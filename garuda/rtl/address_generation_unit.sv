==> flow/design.v <==
module address_generation_unit #(
    parameter int unsigned ADDR_WIDTH      = 32,
    parameter int unsigned MAX_BURST_SIZE  = 128,   
    parameter int unsigned BURST_ALIGN  = 32      
) (
    input  logic                        clk_i,
    input  logic                        rst_ni,
    input  logic                        cfg_valid_i,
    input  logic [ADDR_WIDTH-1:0]       base_addr_i,       
    input  logic [ADDR_WIDTH-1:0]       stride_i,          
    input  logic [15:0]                 count_i,           
    input  logic [ADDR_WIDTH-1:0]       element_size_i,    
    input  logic [2:0]                  access_pattern_i,  
    input  logic                        start_i,
    output logic                        cfg_ready_o,
    output logic                        addr_valid_o,
    output logic [ADDR_WIDTH-1:0]       addr_o,
    output logic [7:0]                  burst_len_o,       
    output logic [2:0]                  burst_size_o,      
    output logic                        last_addr_o,       
    input  logic                        addr_ready_i,
    output logic                        done_o,
    output logic [15:0]                 remaining_o        
);
  typedef enum logic [2:0] {
    IDLE,
    CALC_BURST,
    GEN_ADDR,
    WAIT_READY,
    DONE
  } agu_state_t;
  agu_state_t state_q, state_d;
  logic [ADDR_WIDTH-1:0] base_addr_q, base_addr_d;
  logic [ADDR_WIDTH-1:0] stride_q, stride_d;
  logic [15:0]           count_q, count_d;
  logic [15:0]           remaining_q, remaining_d;
  logic [ADDR_WIDTH-1:0] current_addr_q, current_addr_d;
  logic [ADDR_WIDTH-1:0] element_size_q, element_size_d;
  logic [2:0]            pattern_q, pattern_d;
  logic [7:0]            burst_len;
  logic [2:0]            burst_size;
  logic [ADDR_WIDTH-1:0] aligned_addr;
  logic                  can_coalesce;
  always_comb begin
    logic [ADDR_WIDTH-1:0] addr_mask;
    addr_mask = (BURST_ALIGN - 1);
    aligned_addr = (current_addr_q & ~addr_mask);   
    logic [ADDR_WIDTH-1:0] bytes_to_transfer;
    bytes_to_transfer = remaining_q * element_size_q;
    if (element_size_q == 1) begin
      burst_size = 3'b000;   
    end else if (element_size_q == 2) begin
      burst_size = 3'b001;   
    end else if (element_size_q == 4) begin
      burst_size = 3'b010;   
    end else if (element_size_q == 8) begin
      burst_size = 3'b011;   
    end else begin
      burst_size = 3'b010;   
    end
    logic [ADDR_WIDTH-1:0] max_burst_bytes;
    max_burst_bytes = (remaining_q * element_size_q < MAX_BURST_SIZE) ? 
                      (remaining_q * element_size_q) : MAX_BURST_SIZE;
    max_burst_bytes = (max_burst_bytes & ~((1 << burst_size) - 1));
    burst_len = ((max_burst_bytes >> burst_size) > 256) ? 
                255 : ((max_burst_bytes >> burst_size) - 1);
    can_coalesce = (remaining_q > 1) && 
                   (pattern_q == 3'b000) &&   
                   ((current_addr_q & addr_mask) == 0);   
  end
  always_comb begin
    state_d = state_q;
    base_addr_d = base_addr_q;
    stride_d = stride_q;
    count_d = count_q;
    remaining_d = remaining_q;
    current_addr_d = current_addr_q;
    element_size_d = element_size_q;
    pattern_d = pattern_q;
    cfg_ready_o = 1'b0;
    addr_valid_o = 1'b0;
    addr_o = aligned_addr;
    burst_len_o = burst_len;
    burst_size_o = burst_size;
    last_addr_o = 1'b0;
    done_o = 1'b0;
    remaining_o = remaining_q;
    case (state_q)
      IDLE: begin
        cfg_ready_o = 1'b1;
        if (cfg_valid_i && start_i) begin
          base_addr_d = base_addr_i;
          stride_d = stride_i;
          count_d = count_i;
          remaining_d = count_i;
          current_addr_d = base_addr_i;
          element_size_d = element_size_i;
          pattern_d = access_pattern_i;
          state_d = CALC_BURST;
        end
      end
      CALC_BURST: begin
        state_d = GEN_ADDR;
      end
      GEN_ADDR: begin
        addr_valid_o = 1'b1;
        addr_o = aligned_addr;
        burst_len_o = burst_len;
        burst_size_o = burst_size;
        last_addr_o = (remaining_q <= (burst_len + 1));
        if (addr_ready_i) begin
          case (pattern_q)
            3'b000: begin   
              logic [ADDR_WIDTH-1:0] bytes_transferred;
              bytes_transferred = (burst_len + 1) << burst_size;
              current_addr_d = current_addr_q + bytes_transferred;
              remaining_d = remaining_q - ((burst_len + 1));
            end
            3'b001: begin   
              current_addr_d = current_addr_q + stride_q;
              remaining_d = remaining_q - 1;
            end
            default: begin   
              current_addr_d = current_addr_q + element_size_q;
              remaining_d = remaining_q - 1;
            end
          endcase
          if (remaining_d == 0) begin
            state_d = DONE;
          end else begin
            state_d = CALC_BURST;
          end
        end
      end
      DONE: begin
        done_o = 1'b1;
        if (!cfg_valid_i) begin
          state_d = IDLE;
        end
      end
      default: begin
        state_d = IDLE;
      end
    endcase
  end
  always_ff @(posedge clk_i or negedge rst_ni) begin
    if (!rst_ni) begin
      state_q <= IDLE;
      base_addr_q <= '0;
      stride_q <= '0;
      count_q <= '0;
      remaining_q <= '0;
      current_addr_q <= '0;
      element_size_q <= '0;
      pattern_q <= '0;
    end else begin
      state_q <= state_d;
      base_addr_q <= base_addr_d;
      stride_q <= stride_d;
      count_q <= count_d;
      remaining_q <= remaining_d;
      current_addr_q <= current_addr_d;
      element_size_q <= element_size_d;
      pattern_q <= pattern_d;
    end
  end
endmodule
From RTL to reports: address_generation_unit
What the tools print for address_generation_unit, step after step.
Lines are those of the file above, counted from 1.
Operators carry their Yosys type and port widths (W data, S select, Z words).
Library cell names are shortened.
The mark n/a stands for no value.
Design
  design top: address_generation_unit
  clock port: clk_i
  library: sky130hd
  library corner: tt_025C_1v80

Elaborated design
Counts by Yosys on the flattened word-level netlist (proc, flatten, opt, wreduce; memories kept). Register bits leave out memories and registers merged into their read ports (data or address). Print and check cells are left out. Cells with the same type and inputs are merged into one.
Bit counts
  flip-flop bits (word level): 118
  input port bits: 120
  elaborated cells: 67
Operators by class
  add/subtract/negate cells: 8
  $mul: 1
  magnitude comparators: 3
  equality and inequality tests: 11
  shift operators: 3
  muxes and demuxes: 25
  bitwise logic cells: 2
  reductions and logical operators: 8
Operators with widths (number)
  $mul A16 B32 Y32: 1
  $pmux W32 S2: 2
  $add A32 B32 Y32: 3
  $mux W32: 3
  $mux W16: 5
  $shl A1 B3 Y32 const A: 1
  $le A16 B32 Y1: 1
  $sub A32 B1 Y32 const B: 1
  $eq A32 B1 Y1 const B: 1
  $eq A32 B2 Y1 const B: 1
  $shr A32 B2 Y32: 1
  $eq A32 B3 Y1 const B: 1
  $shl A32 B3 Y32: 1
  $and A32 B32 Y32: 1
  $eq A32 B4 Y1 const B: 1
  $lt A32 B8 Y1 const B: 1
  $gt A32 B9 Y1 const B: 1
  $not A32 Y32: 1
  $pmux W16 S2: 1
  $sub A16 B1 Y16 const B: 1
  $sub A16 B9 Y16: 1
  $logic_not A16 Y1: 1
  $pmux W3 S4: 1
  $mux W3: 4
  $add A8 B1 Y9 const B: 1
  $sub A8 B1 Y8 const B: 1
  $mux W8: 1
  $ne A2 B2 Y1 const B: 3
Other operator kinds: 10; their cells: 19.

Longest topological paths
Yosys ltp: most cells in a row. Word level: on the elaborated netlist, between registers, memories and ports. Mapped: between sequential cells and ports; inverters and the memories' decode and read muxes count.
Depth
  depth after elaboration: 21
  ABC_AREA: 1
  mapped depth: 73

After synthesis
The flow's flattened synthesis, as Yosys stat reports it; memories are mapped. The netlist is that of the ABC_AREA named above (0 if unset); the other value can give another one.
Cells by type
  fa_1: number 306, total area 6.13E+03 sq um
  dfrtp_1: number 118, total area 2.95E+03 sq um
  nand2_1: number 776, total area 2.91E+03 sq um
  inv_1: number 643, total area 2.41E+03 sq um
  ha_1: number 117, total area 1.46E+03 sq um
  a21oi_1: number 127, total area 635.61 sq um
  o21ai_0: number 127, total area 635.61 sq um
  nand3_1: number 120, total area 600.576 sq um
  nor2_1: number 155, total area 581.808 sq um
  mux2_2: number 43, total area 484.214 sq um
  clkbuf_1: number 92, total area 345.331 sq um
  xor2_1: number 33, total area 289.027 sq um
  buf_4: number 38, total area 285.274 sq um
  nand4_1: number 36, total area 225.216 sq um
  nand2_2: number 26, total area 162.656 sq um
  xnor2_1: number 12, total area 105.101 sq um
  buf_1: number 24, total area 90.086 sq um
  nand3_2: number 7, total area 70.067 sq um
Not listed: further types 44, cells in them 166.
Mapped netlist
  cell count: 2966
  cell area after synthesis: 21540.7 sq um
  sequential area: 2979.1 sq um
  flip-flops: 119
  buffers: 168

Path before layout
OpenSTA on the mapped netlist: ideal clock, no wires. The path of least setup slack (recovery checks aside). Input and output delay are each 20% of the period. Register names are those of the netlist, which keeps one name where synthesis merged equal registers.
Timing path after synthesis
  path type: register -> output
  from: register remaining_q[15]
  to: output port last_addr_o
  period: 14500 ps
  arrival: 8179 ps
  data required time: 11600 ps
  setup slack: 3421 ps
  path delay: 8179 ps
  driving pins on the path: 45
  buffers on the path: 3
  synthesis period reached: 11079 ps
"path delay" = arrival - input delay + setup time.
A path that ends at an output port has no setup time.
"driving pins on the path": output pins that drive a net of the path, with the launching flip-flop's if there is one; two outputs of one cell count as two.
"synthesis period reached" is the clock period less the worst setup slack; recovery checks do not enter. This is arithmetic on one report: input and output delays are still those of the set period (20% each).
The rows between start and end are the longest chain of elaborated cells between them; the timing report does not say that the signal goes this way. Where chains are equally long, one stands for them.
Each line given opens the expression or statement behind the cell; cells for indexed reads and writes are added by Yosys, which also makes memories of some case tables.
Between the ends, after synthesis
  cells stage by stage: dfrtp_1 clkbuf_1 clkbuf_1 nand2_1 fa_1 fa_1 inv_1 fa_1 fa_1 fa_1 inv_1 fa_1 inv_1 ha_1 nand2_1 inv_1 nand2_1 nand2_1 [9 not listed] nand4_1 nand3_1 nand2_2 ha_1 inv_1 nand2_1 nor2_4 or2_0 nand2_1 ha_1 nand2_1 o21bai_1 a21oi_1 a211oi_1 nor2_1 nor2_1 o21ai_0 a21oi_1
  cells in the longest elaborated chain: 10
RTL lines, path after synthesis
  start: declaration: line 36  | logic [15:0]           remaining_q, remaining_d;
  start: assignment: line 152  | remaining_q <= '0;
  start: assignment: line 161  | remaining_q <= remaining_d;
  $mul A16 B32 Y32: line 62  | max_burst_bytes = (remaining_q * element_size_q < MAX_BURST_SIZE) ?
  $lt A32 B8 Y1: line 62
  $mux W32: line 62
  $and A32 B32 Y32: line 64  | max_burst_bytes = (max_burst_bytes & ~((1 << burst_size) - 1));
  $shr A32 B2 Y32: line 66  | 255 : ((max_burst_bytes >> burst_size) - 1);
  $sub A8 B1 Y8: line 66
  $mux W8: line 65  | burst_len = ((max_burst_bytes >> burst_size) > 256) ?
  $add A8 B1 Y9: line 110  | last_addr_o = (remaining_q <= (burst_len + 1));
  $le A16 B32 Y1: line 110
  $mux W1: line 88  | case (state_q)
  end: declaration: line 20  | output logic                        last_addr_o,

Worst path after layout
Path of least setup slack in the final report of job 1 (OpenROAD, finished layout, wires in). Where an end is a register, its clock arrival counts in the times.
The path's times are printed in steps of 10 ps; the period is the one set.
Timing path after layout
  path type: register -> output
  from: register element_size_q[13]
  to: output port last_addr_o
  period: 16800 ps
  arrival: 11450 ps
  data required time: 13440 ps
  setup slack: 1990 ps
  driving pins on the path: 47
  buffers on the path: 3
The rows between start and end are the longest chain of elaborated cells between them; the timing report does not say that the signal goes this way. Where chains are equally long, one stands for them.
Between the ends, after layout
  cells stage by stage: dfrtp_1 clkbuf_1 clkbuf_1 nand2_1 fa_1 fa_1 fa_1 inv_1 fa_1 fa_1 inv_1 fa_1 inv_1 ha_1 a21oi_1 nand2_1 nand2_1 nand2_1 [11 not listed] inv_1 ha_1 nand2_2 nand2_4 inv_4 nor2_4 or2_0 nand2_1 ha_1 nand2_1 o21bai_1 a21oi_1 a211oi_1 nor2_1 nor2_1 o21ai_0 a21oi_1 clkdlybuf4s50_1
  cells in the longest elaborated chain: 15
RTL lines, path after layout
  start: declaration: line 38  | logic [ADDR_WIDTH-1:0] element_size_q, element_size_d;
  start: assignment: line 154  | element_size_q <= '0;
  start: assignment: line 163  | element_size_q <= element_size_d;
  $eq A32 B4 Y1: line 56  | end else if (element_size_q == 8) begin
  $mux W1: line 56
  $mux W1: line 54  | end else if (element_size_q == 4) begin
  $mux W2: line 52  | end else if (element_size_q == 2) begin
  $mux W2: line 50  | if (element_size_q == 1) begin
  $shl A1 B3 Y32: line 64  | max_burst_bytes = (max_burst_bytes & ~((1 << burst_size) - 1));
  $sub A32 B1 Y32: line 64
  $not A32 Y32: line 64
  $and A32 B32 Y32: line 64
  $shr A32 B2 Y32: line 66  | 255 : ((max_burst_bytes >> burst_size) - 1);
  $sub A8 B1 Y8: line 66
  $mux W8: line 65  | burst_len = ((max_burst_bytes >> burst_size) > 256) ?
  $add A8 B1 Y9: line 110  | last_addr_o = (remaining_q <= (burst_len + 1));
  $le A16 B32 Y1: line 110
  $mux W1: line 88  | case (state_q)
  end: declaration: line 20  | output logic                        last_addr_o,

Ticket comment

Flow measurements of address_generation_unit on sky130hd: 2 stored runs with different settings, listed in no order. Input and output delays are each 20% of the period that was set; the output load is 0.01 pF.
"reached clock period" means the clock period less the worst setup slack. The figure is calculated, with input and output delays left at 20% of the set period.

==> job 1: settings <==
{ "period_ns": 16.8, "CORE_UTILIZATION": 16, "SETUP_SLACK_MARGIN": 1.19, "PLACE_DENSITY_LB_ADDON": 0.03, "CORE_MARGIN": 2, "CELL_PAD_IN_SITES_DETAIL_PLACEMENT": 2, "ABC_AREA": 1, "GPL_TIMING_DRIVEN": 0, "CTS_CLUSTER_DIAMETER": 171, "SLEW_MARGIN": 0, "CAP_MARGIN": 20 }
==> job 1: results <==
synthesis area: 21540.7 sq um
die outline area: 137582.0 sq um
standard-cell area of the final layout: 26349.0 sq um
smallest setup slack: 1989 ps
final setup TNS: 0 ps
worst hold slack: 445 ps
reached clock period: 14811 ps

==> job 2: settings <==
{ "period_ns": 25.0, "CORE_UTILIZATION": 35, "PLACE_DENSITY_LB_ADDON": 0.26, "CORE_ASPECT_RATIO": 1.13, "CORE_MARGIN": 6, "CELL_PAD_IN_SITES_GLOBAL_PLACEMENT": 3, "CELL_PAD_IN_SITES_DETAIL_PLACEMENT": 2, "TNS_END_PERCENT": 50, "GPL_TIMING_DRIVEN": 0, "CAP_MARGIN": 20, "MIN_ROUTING_LAYER": "met1", "SLEW_MARGIN": 20 }
==> job 2: results <==
synthesis area: 20603.5 sq um
die outline area: 64844.4 sq um
standard-cell area of the final layout: 23961.7 sq um
smallest setup slack: 5840 ps
final setup TNS: 0 ps
worst hold slack: 450 ps
reached clock period: 19160 ps
