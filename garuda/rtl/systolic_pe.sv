==> flow/design.v <==
module systolic_pe #(
    parameter int unsigned DATA_WIDTH = 8,     
    parameter int unsigned ACC_WIDTH  = 32,    
    parameter int unsigned PE_ID      = 0      
) (
    input  logic                        clk_i,
    input  logic                        rst_ni,
    input  logic [DATA_WIDTH-1:0]       weight_i,         
    input  logic [DATA_WIDTH-1:0]       activation_i,     
    input  logic [ACC_WIDTH-1:0]        partial_sum_i,    
    output logic [DATA_WIDTH-1:0]       weight_o,         
    output logic [DATA_WIDTH-1:0]       activation_o,     
    output logic [ACC_WIDTH-1:0]        partial_sum_o,    
    input  logic                        weight_load_i,    
    input  logic                        accumulate_en_i,  
    input  logic                        clear_acc_i       
);
  logic [DATA_WIDTH-1:0] weight_reg_q, weight_reg_d;
  logic [ACC_WIDTH-1:0]  accumulator_q, accumulator_d;
  logic [2*DATA_WIDTH-1:0] product;
  assign product = $signed(weight_reg_q) * $signed(activation_i);
  always_comb begin
    accumulator_d = accumulator_q;
    if (!rst_ni || clear_acc_i) begin
      accumulator_d = '0;
    end else if (accumulate_en_i) begin
      accumulator_d = accumulator_q + $signed(product) + $signed(partial_sum_i);
    end
  end
  always_comb begin
    weight_reg_d = weight_reg_q;
    if (weight_load_i) begin
      weight_reg_d = weight_i;   
    end
  end
  assign weight_o = weight_i;            
  assign activation_o = activation_i;    
  assign partial_sum_o = accumulator_q;  
  always_ff @(posedge clk_i or negedge rst_ni) begin
    if (!rst_ni) begin
      weight_reg_q <= '0;
      accumulator_q <= '0;
    end else begin
      weight_reg_q <= weight_reg_d;
      accumulator_q <= accumulator_d;
    end
  end
endmodule
# Step by step through the tools: systolic_pe
# What the tools print for systolic_pe, step after step.
# Lines are those of the file above, counted from 1.
# Library cell names are shortened.
design:
  design: "systolic_pe"
  clock: "clk_i"
  cell_library: "sky130hd"
  lib_corner: "tt_025C_1v80"

# Elaborated design
# Source: Yosys, flattened and elaborated, memories not mapped. Widths are those after wreduce. Registers that Yosys merges into a memory's read port (data or address) are not register bits. Print and check cells do not count. Equal cells are merged and count once.
bits:
  ff_bits: 40
  in_bits: 53
  output_inout_bits: 48
  wordCells: 10
op_classes:
  add_sub_neg: 2
  mul: 1
  mux: 2
  reduce_and_logical: 3
op_table:
  columns: ["op", "count"]
  rows:
  - ["multiplier 8 x 8 -> 16 bit", 1]
  - ["2-to-1 mux 32 bit", 2]
  - ["adder 32 x 16 -> 32 bit", 1]
  - ["adder 32 bit", 1]
  - ["nonzero test 2 bit", 1]
  - ["logical OR 1 bit", 1]
  - ["logical NOT 1 bit", 1]

# Depth
# Yosys ltp: most cells in a row. Word level: on the elaborated netlist, between registers, memories and ports. Mapped: between sequential cells and ports; inverters and the memories' decode and read muxes count.
depth:
  word_depth: 5
  abc_area: 0
  depth_mapped: 29

# Netlist
# Yosys stat after the flow's synthesis: flattened, memories mapped to cells. It holds for the ABC_AREA given above (unset counts as 0); a run with the other value may have another netlist.
# Totals and module areas in this step are rounded.
types:
  columns: ["type", "count", "area_total_um2"]
  rows:
  - ["fa_1", 72, 1.44E+03]
  - ["dfrtp_1", 40, 1000.96]
  - ["ha_1", 74, 925.888]
  - ["inv_1", 134, 502.982]
  - ["and2_1", 47, 294.032]
  - ["xnor2_1", 29, 253.994]
  - ["mux2i_1", 21, 210.202]
  - ["a21oi_1", 38, 190.182]
  - ["nor2_1", 42, 157.651]
  - ["buf_4", 16, 120.115]
  - ["nand2_1", 31, 116.362]
  - ["mux2_2", 9, 101.347]
  - ["a21o_1", 13, 97.594]
  - ["nand3_1", 18, 90.086]
  - ["nor2b_1", 13, 81.328]
  - ["a211oi_1", 10, 75.072]
  - ["xor2_1", 8, 70.067]
  - ["o21a_1", 9, 67.565]
# Other cell types: 34; their cells: 99.
mapped:
  mapped_cells: 723
  synth_area_um2: 6440
  seqArea_um2: 1000
  ff_cells: 40

# Timing after synthesis
# OpenSTA on the mapped netlist: ideal clock, no wires. The path of least setup slack (recovery checks aside). Input and output delay are each 20% of the period. Register names are those of the netlist, which keeps one name where synthesis merged equal registers.
synth_path:
  kind: "input-to-reg"
  startpoint: "in activation_i[4]"
  endpoint: "reg accumulator_q[31]"
  tclk_ns: 8.95
  setup_ns: 0.136
  t_arrival_ns: 7.955
  required_ns: 8.814
  path_slack_ns: 0.859
  path_delay_ns: 6.301
  stages: 27
  n_path_buf: 1
  synth_period_reached_ns: 8.091
# "path_delay_ns" is the arrival time less input delay plus setup time.
# "stages": output pins that drive a net of the path, with the launching flip-flop's if there is one; two outputs of one cell count as two.
# "synth_period_reached_ns" = period - worst setup slack (recovery checks aside). The figure is calculated, with input and output delays left at 20% of the set period.
# Between the ends stands the longest chain of elaborated cells between them, by number of cells; it is not shown to be the way that was timed. Of several equally long chains one is given.
# Each line given opens the expression or statement behind the cell; cells for indexed reads and writes are added by Yosys, which also makes memories of some case tables.
synth_between:
  cell_sequence: "and2_1 -> fa_1 -> inv_1 -> fa_1 -> inv_1 -> fa_1 -> inv_1 -> fa_1 -> inv_1 -> ha_1 -> a21oi_1 -> o21bai_1 -> a21oi_1 -> o21bai_1 -> a21o_1 -> o311ai_0 -> fa_1 -> ha_1 -> clkbuf_1 -> a21oi_1 -> o21ai_0 -> a211oi_1 -> o31ai_4 -> a21oi_2 -> nor4_1 -> o311ai_1 -> o41ai_1"
  elab_chain_cells: 5
  cone_cells: 5
  lines_between: 4
  cone_classes: "2 x add/sub; 1 x mul; 2 x mux"
synth_rtl:
  columns: ["item", "line_no", "text"]
  rows:
  - ["start: declaration", 9, "input  logic [DATA_WIDTH-1:0]       activation_i,"]
  - ["multiplier 8 x 8 -> 16 bit", 21, null]
  - ["adder 32 x 16 -> 32 bit", 27, null]
  - ["adder 32 bit", 27, null]
  - ["2-to-1 mux 32 bit", 26, "end else if (accumulate_en_i) begin"]
  - ["2-to-1 mux 32 bit", 24, "if (!rst_ni || clear_acc_i) begin"]
  - ["end: assignment", 42, "accumulator_q <= '0;"]
  - ["end: assignment", 45, "accumulator_q <= accumulator_d;"]
  - ["end: declaration", 19, "logic [ACC_WIDTH-1:0]  accumulator_q, accumulator_d;"]

# Worst path after layout
# From the final timing report of flow run A: the path of least setup slack in the routed layout; clock arrival at registers is part of the times.
layout_path:
  kind: "input-to-reg"
  startpoint: "in activation_i[6]"
  endpoint: "reg accumulator_q[31]"
  tclk_ns: 8.67
  setup_ns: 0.13
  t_arrival_ns: 8.67
  required_ns: 8.84
  path_slack_ns: 0.17
  stages: 27
  n_path_buf: 2
# Between the ends stands the longest chain of elaborated cells between them, by number of cells; it is not shown to be the way that was timed. Of several equally long chains one is given.
layout_between:
  cell_sequence: "clkdlybuf4s50_1 -> nand2_1 -> fa_1 -> fa_1 -> inv_1 -> fa_1 -> inv_1 -> fa_1 -> inv_1 -> ha_1 -> a21oi_1 -> o21bai_1 -> a21oi_1 -> o21bai_1 -> a21o_1 -> o311ai_1 -> fa_1 -> ha_1 -> a21oi_1 -> o21ai_0 -> a211oi_1 -> buf_4 -> o31ai_4 -> a21oi_2 -> o31a_1 -> o311ai_1 -> o41ai_1"
  elab_chain_cells: 5
  cone_cells: 5
  lines_between: 4
  cone_classes: "2 x add/sub; 1 x mul; 2 x mux"
layout_rtl:
  columns: ["item", "line_no", "text"]
  rows:
  - ["start: declaration", 9, "input  logic [DATA_WIDTH-1:0]       activation_i,"]
  - ["multiplier 8 x 8 -> 16 bit", 21, null]
  - ["adder 32 x 16 -> 32 bit", 27, null]
  - ["adder 32 bit", 27, null]
  - ["2-to-1 mux 32 bit", 26, "end else if (accumulate_en_i) begin"]
  - ["2-to-1 mux 32 bit", 24, "if (!rst_ni || clear_acc_i) begin"]
  - ["end: assignment", 42, "accumulator_q <= '0;"]
  - ["end: assignment", 45, "accumulator_q <= accumulator_d;"]
  - ["end: declaration", 19, "logic [ACC_WIDTH-1:0]  accumulator_q, accumulator_d;"]

# Flow measurements of systolic_pe on sky130hd: 2 stored runs with different settings, listed in no order. Input and output delays are each 20% of the period that was set; the output load is 0.01 pF.
# "achieved_clock_period_ns" is the run's clock period less its worst setup slack. It is reckoned from that one timing run; input and output delays stay at 20% of the period that was set.
# "worst_setup_path_time_ns" means the part of the period allowed to the worst setup path (the constraints hold back 20% at inputs and 20% at outputs) less its slack; where the path has registers, the arrival times of their clocks count too.
# Values from the reports are rounded here.
runs:
  - name: "flow run A"
    settings:
      period_ns: 8.67
      CORE_UTILIZATION: 55
      SETUP_SLACK_MARGIN: -0.45
      PLACE_DENSITY_LB_ADDON: 0.06
      TNS_END_PERCENT: 65
      ABC_AREA: 0
      CTS_CLUSTER_SIZE: 48
      MIN_ROUTING_LAYER: "met1"
      CAP_MARGIN: 20
      CORE_MARGIN: 2
      SLEW_MARGIN: 20
    results:
      dieArea_um2: 12600
      achieved_clock_period_ns: 8.502
      final_hold_ws_ns: 0.553
      yosys_chip_area_um2: 6440
      total_negative_slack_ns: 0.000
      final_setup_ws_ns: 0.168
      finalCellArea_um2: 7780
      worst_setup_path_time_ns: 6.77
      worst_path_kind: "input-to-reg"
      finish.utilization_frac: 0.682
  - name: "flow run B"
    settings:
      period_ns: 8.65
      SETUP_SLACK_MARGIN: 2.1
      CAP_MARGIN: 20
      CORE_MARGIN: 2
      CORE_UTILIZATION: 40
      SLEW_MARGIN: 20
    results:
      dieArea_um2: 17100
      achieved_clock_period_ns: 7.617
      final_hold_ws_ns: 0.550
      yosys_chip_area_um2: 6440
      total_negative_slack_ns: 0.000
      final_setup_ws_ns: 1.03
      finalCellArea_um2: 8470
      worst_setup_path_time_ns: 5.89
      worst_path_kind: "input-to-reg"
      finish.utilization_frac: 0.535
